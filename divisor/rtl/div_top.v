==> flow/design.v <==
module control_div (
    input wire clk,
    input wire reset,
    input wire start,
    input wire div_zero,
    input wire R_gte_B,
    output reg load,
    output reg subtract,
    output reg inc_Q,
    output reg busy,
    output reg done
);
    localparam [2:0] 
        IDLE       = 3'd0,
        LOAD       = 3'd1,
        CHECK_ZERO = 3'd2,
        CHECK      = 3'd3,
        SUBTRACT   = 3'd4,
        DONE_ST    = 3'd5;
    reg [2:0] state, next_state;
    always @(posedge clk or posedge reset) begin
        if (reset)
            state <= IDLE;
        else
            state <= next_state;
    end
    always @(*) begin
        next_state = state;
        case (state)
            IDLE: begin
                if (start)
                    next_state = LOAD;
            end
            LOAD: begin
                next_state = CHECK_ZERO;
            end
            CHECK_ZERO: begin
                if (div_zero)
                    next_state = DONE_ST;
                else
                    next_state = CHECK;
            end
            CHECK: begin
                if (R_gte_B)
                    next_state = SUBTRACT;
                else
                    next_state = DONE_ST;
            end
            SUBTRACT: begin
                next_state = CHECK;
            end
            DONE_ST: begin
                next_state = IDLE;
            end
            default: begin
                next_state = IDLE;
            end
        endcase
    end
    always @(*) begin
        load = 1'b0;
        subtract = 1'b0;
        inc_Q = 1'b0;
        busy = 1'b0;
        done = 1'b0;
        case (state)
            IDLE: begin
                busy = 1'b0;
                done = 1'b0;
            end
            LOAD: begin
                load = 1'b1;
                busy = 1'b1;
            end
            CHECK_ZERO: begin
                busy = 1'b1;
            end
            CHECK: begin
                busy = 1'b1;
            end
            SUBTRACT: begin
                subtract = 1'b1;
                inc_Q = 1'b1;
                busy = 1'b1;
            end
            DONE_ST: begin
                done = 1'b1;
                busy = 1'b0;
            end
            default: begin
                busy = 1'b0;
                done = 1'b0;
            end
        endcase
    end
endmodule
module div_top (
    input  wire        clk,
    input  wire        reset,
    input  wire        start,
    input  wire [7:0]  A,
    input  wire [7:0]  B,
    output wire [7:0]  Q,
    output wire [7:0]  R,
    output wire        busy,
    output wire        done,
    output wire        div_zero
);
    wire load;
    wire subtract;
    wire inc_Q;
    wire R_gte_B;
    dp_div datapath (
        .clk(clk),
        .reset(reset),
        .A_in(A),
        .B_in(B),
        .load(load),
        .subtract(subtract),
        .inc_Q(inc_Q),
        .Q(Q),
        .R(R),
        .div_zero(div_zero),
        .R_gte_B(R_gte_B)
    );
    control_div fsm (
        .clk(clk),
        .reset(reset),
        .start(start),
        .div_zero(div_zero),
        .R_gte_B(R_gte_B),
        .load(load),
        .subtract(subtract),
        .inc_Q(inc_Q),
        .busy(busy),
        .done(done)
    );
endmodule
module dp_div (
    input wire clk,
    input wire reset,
    input wire [7:0] A_in,
    input wire [7:0] B_in,
    input wire load,
    input wire subtract,
    input wire inc_Q,
    output reg [7:0] Q,
    output reg [7:0] R,
    output wire div_zero,
    output wire R_gte_B
);
    reg [7:0] B_reg;
    assign div_zero = (B_reg == 8'd0);
    assign R_gte_B = (R >= B_reg);
    always @(posedge clk or posedge reset) begin
        if (reset) begin
            Q <= 8'd0;
            R <= 8'd0;
            B_reg <= 8'd0;
        end 
        else begin
            if (load) begin
                R <= A_in;
                Q <= 8'd0;
                B_reg <= B_in;
            end
            if (subtract) begin
                R <= R - B_reg;
            end
            if (inc_Q) begin
                Q <= Q + 1;
            end
        end
    end
endmodule
# ---- Step by step through the tools: div_top
# Tool output for the design above, in the order of the flow.
# Lines are those of the file above, counted from 1.
# Operators carry their Yosys type and port widths (W data, S select, Z words).
# Library cell names are shortened.
# The mark n/a stands for no value.
dict set report design {
  top_module {div_top}
  clock {clk}
  lib {sky130hd}
  corner {tt_025C_1v80}
}

# ---- Word level
# Counts by Yosys on the flattened word-level netlist (proc, flatten, opt, wreduce; memories kept). Register bits leave out memories and registers merged into their read ports (data or address). Print and check cells are left out. Cells with the same type and inputs are merged into one.
dict set report op_classes {
  n_addsub 2
  cmp 1
  n_mux 12
  n_eq 6
  reduce_logical 4
}
# cell count
set op_table {}
lappend op_table {{$mux W8} 4}
lappend op_table {{$pmux W3 S5} 1}
lappend op_table {{$add A8 B1 Y8 const B} 1}
lappend op_table {{$sub A8 B8 Y8} 1}
lappend op_table {{$ge A8 B8 Y1} 1}
lappend op_table {{$logic_not A8 Y1} 1}
lappend op_table {{$eq A3 B2 Y1 const B} 2}
lappend op_table {{$eq A3 B3 Y1 const B} 2}
lappend op_table {{$mux W3} 2}
lappend op_table {{$mux W1} 5}
lappend op_table {{$reduce_or A4 Y1} 1}
lappend op_table {{$eq A3 B1 Y1 const B} 1}
lappend op_table {{$logic_not A3 Y1} 1}
lappend op_table {{$ne A2 B2 Y1 const B} 1}
lappend op_table {{$reduce_bool A2 Y1} 1}
dict set report word_totals {
  regBits 27
  out_inout_bits 19
  input_bits 19
  word_cells 29
}

# ---- Depth
# Depth = most cells in a row (Yosys ltp): at word level without a register or memory, in the mapped netlist without a sequential cell, where the memories' decode and read muxes count.
dict set report logic_depth {
  word_depth 4
  ABC_AREA 0
  mapped_depth 8
  mapped_depth_nobuf 8
}

# ---- Netlist
# Source: synth_stat.txt of the flow (Yosys; design flattened, memories mapped). It holds for the ABC_AREA given above (unset counts as 0); a run with the other value may have another netlist.
# type count
set types {}
lappend types {dfrtp_1 29}
lappend types {ha_1 9}
lappend types {o21ai_0 22}
lappend types {nand2_1 24}
lappend types {mux2i_1 5}
lappend types {inv_1 12}
lappend types {mux2_2 4}
lappend types {a21o_1 5}
lappend types {nor2_1 10}
lappend types {nand3_1 7}
lappend types {xor2_1 4}
lappend types {dfstp_2 1}
lappend types {o2111a_1 2}
lappend types {a21oi_1 4}
lappend types {fa_1 1}
lappend types {a211oi_1 2}
lappend types {a221oi_2 1}
lappend types {nor3_1 3}
# Not listed: further types 21, cells in them 27.
dict set report mapped {
  mapped_area_um2 1646.6
  flip_flops 30
  cells 172
}
# By module: a second synthesis without flattening, with its own total; a netlist apart from the flattened one above.
dict set report hier_totals {
  hier_cells 172
  area_unflattened_um2 1652.8
}
# Each row is one instance without its submodules.
# module n_cells mod_area_um2 n_inst seq_area_um2
set modules {}
lappend modules {dp_div 154 1433.9 1 600.6}
lappend modules {control_div 18 219.0 1 151.4}
lappend modules {div_top 0 0.0 1 0.0}

# ---- Timing after synthesis
# Path of least setup slack by OpenSTA after synthesis, without wires, with an ideal clock, recovery checks aside; 20% of the period is set as input and as output delay. Where synthesis merged equal registers, the netlist keeps one of their names.
dict set report synth_path {
  path_kind {register -> register}
  startpoint {register datapath.R[0]}
  endpoint {register datapath.R[6]}
  stages 9
  tclk_ns 2.19
  path_delay_ns 2.040
  path_slack_ns 0.150
  t_arrival_ns 1.903
  t_first_pin_ns 0.000
  period_less_setup_slack_ns 2.04
}
# "path_delay_ns" is the arrival time less input delay plus setup time.
# "stages" counts driving pins, that of a launching flip-flop among them; a cell with two outputs on the path counts twice.
# "period_less_setup_slack_ns" is the clock period less the worst setup slack; recovery checks do not enter. This is arithmetic on one report: input and output delays are still those of the set period (20% each).
# The rows between start and end are the longest chain of elaborated cells between them; the timing report does not say that the signal goes this way. Where chains are equally long, one stands for them.
# A line is the first line of the expression or statement that the cell stems from. Yosys adds cells for indexed reads and writes and turns some case tables into memories.
# At most two assigning lines are given for a register; there are more.
dict set report synth_via {
  path_cell_list {dfrtp_1 > inv_1 > ha_1 > inv_1 > fa_1 > a21o_1 > a31o_1 > a2111oi_0 > nor3_1}
  elab_chain_cells 2
}
# element line_no
set synth_rtl {}
lappend synth_rtl {{start: declaration} 148} ;# output reg [7:0] R,
lappend synth_rtl {{start: assignment} 163} ;# R <= A_in;
lappend synth_rtl {{start: assignment} 168} ;# R <= R - B_reg;
lappend synth_rtl {{$sub A8 B8 Y8} 168}
lappend synth_rtl {{$mux W8} 167} ;# if (subtract) begin
lappend synth_rtl {{end: assignment} 163}
lappend synth_rtl {{end: assignment} 168}
lappend synth_rtl {{end: declaration} 148}

# ---- Path in the finished layout
# From the final timing report of entry B: the path of least setup slack in the routed layout; clock arrival at registers is part of the times.
dict set report layout_path {
  path_kind {register -> register}
  startpoint {register datapath.B_reg[7]}
  endpoint {register fsm.state}
  t_arrival_ns 2.17
  t_first_pin_ns 0.27
  path_slack_ns 0.04
  stages 12
  tclk_ns 2.0
}
# An end named without its bit number is one bit of that signal or, where synthesis recoded a state register, one of its new flip-flops.
# The rows between start and end are the longest chain of elaborated cells between them; the timing report does not say that the signal goes this way. Where chains are equally long, one stands for them.
dict set report layout_via {
  path_cell_list {dfrtp_1 > or4_4 > nor2_4 > buf_6 > buf_4 > buf_6 > buf_4 > buf_6 > buf_6 > buf_4 > a22o_1 > a21o_1}
  elab_chain_cells 3
}
# element line_no
set layout_rtl {}
lappend layout_rtl {{start: declaration} 152} ;# reg [7:0] B_reg;
lappend layout_rtl {{start: assignment} 159} ;# B_reg <= 8'd0;
lappend layout_rtl {{start: assignment} 165} ;# B_reg <= B_in;
lappend layout_rtl {{$ge A8 B8 Y1} 154} ;# assign R_gte_B = (R >= B_reg);
lappend layout_rtl {{$mux W1} 44} ;# if (R_gte_B)
lappend layout_rtl {{$pmux W3 S5} 29} ;# case (state)
lappend layout_rtl {{end: assignment} 23} ;# state <= IDLE;
lappend layout_rtl {{end: assignment} 25} ;# state <= next_state;
lappend layout_rtl {{end: declaration} 20} ;# reg [2:0] state, next_state;

; Design div_top on sky130hd. What follows are 2 stored runs of the flow, each under its own settings; their order means nothing. The constraints put input and output delay at 20% of the set period each and load the outputs with 0.01 pF.
; "achieved_period_ns" is the run's clock period less its worst setup slack. It is reckoned from that one timing run; input and output delays stay at 20% of the period that was set.
; "critical_path_time_ns" is the time allowed to the run's worst setup path (the clock period less input and output delay, where it has them) less its slack. Clock arrival times count: a late capture clock shortens it, a late launch clock lengthens it.
; "fin_power_mw" rests on the timing tool's default activity at the inputs, not on a simulated workload.

[entry A: settings]
period_ns = 4.3
CORE_UTILIZATION = 54
PLACE_DENSITY_LB_ADDON = 0.25
CORE_ASPECT_RATIO = 1.3
CELL_PAD_IN_SITES_DETAIL_PLACEMENT = 2
GPL_TIMING_DRIVEN = 0
SLEW_MARGIN = 15
CAP_MARGIN = 20
CORE_MARGIN = 2
[entry A: results]
outcome = no results, placement failed with DPL-0033

[entry B: settings]
period_ns = 2.0
CORE_UTILIZATION = 42
SETUP_SLACK_MARGIN = 0.37
PLACE_DENSITY = 0.65
CELL_PAD_IN_SITES_DETAIL_PLACEMENT = 0
TNS_END_PERCENT = 40
CAP_MARGIN = 40
MAX_ROUTING_LAYER = met5
CORE_MARGIN = 2
SLEW_MARGIN = 20
[entry B: results]
ws_hold_ns = 0.456
achieved_period_ns = 1.958
die_footprint_um2 = 4437.6
yosys_chip_area_um2 = 1646.6
finish.stdcell_area_um2 = 2494.9
post_route_util_pct = 67.1
worstSetupSlack_ns = 0.042
tns_ns = 0.000
critical_path_time_ns = 1.96
worst_setup_path_type = register -> register
fin_power_mw = 1.150
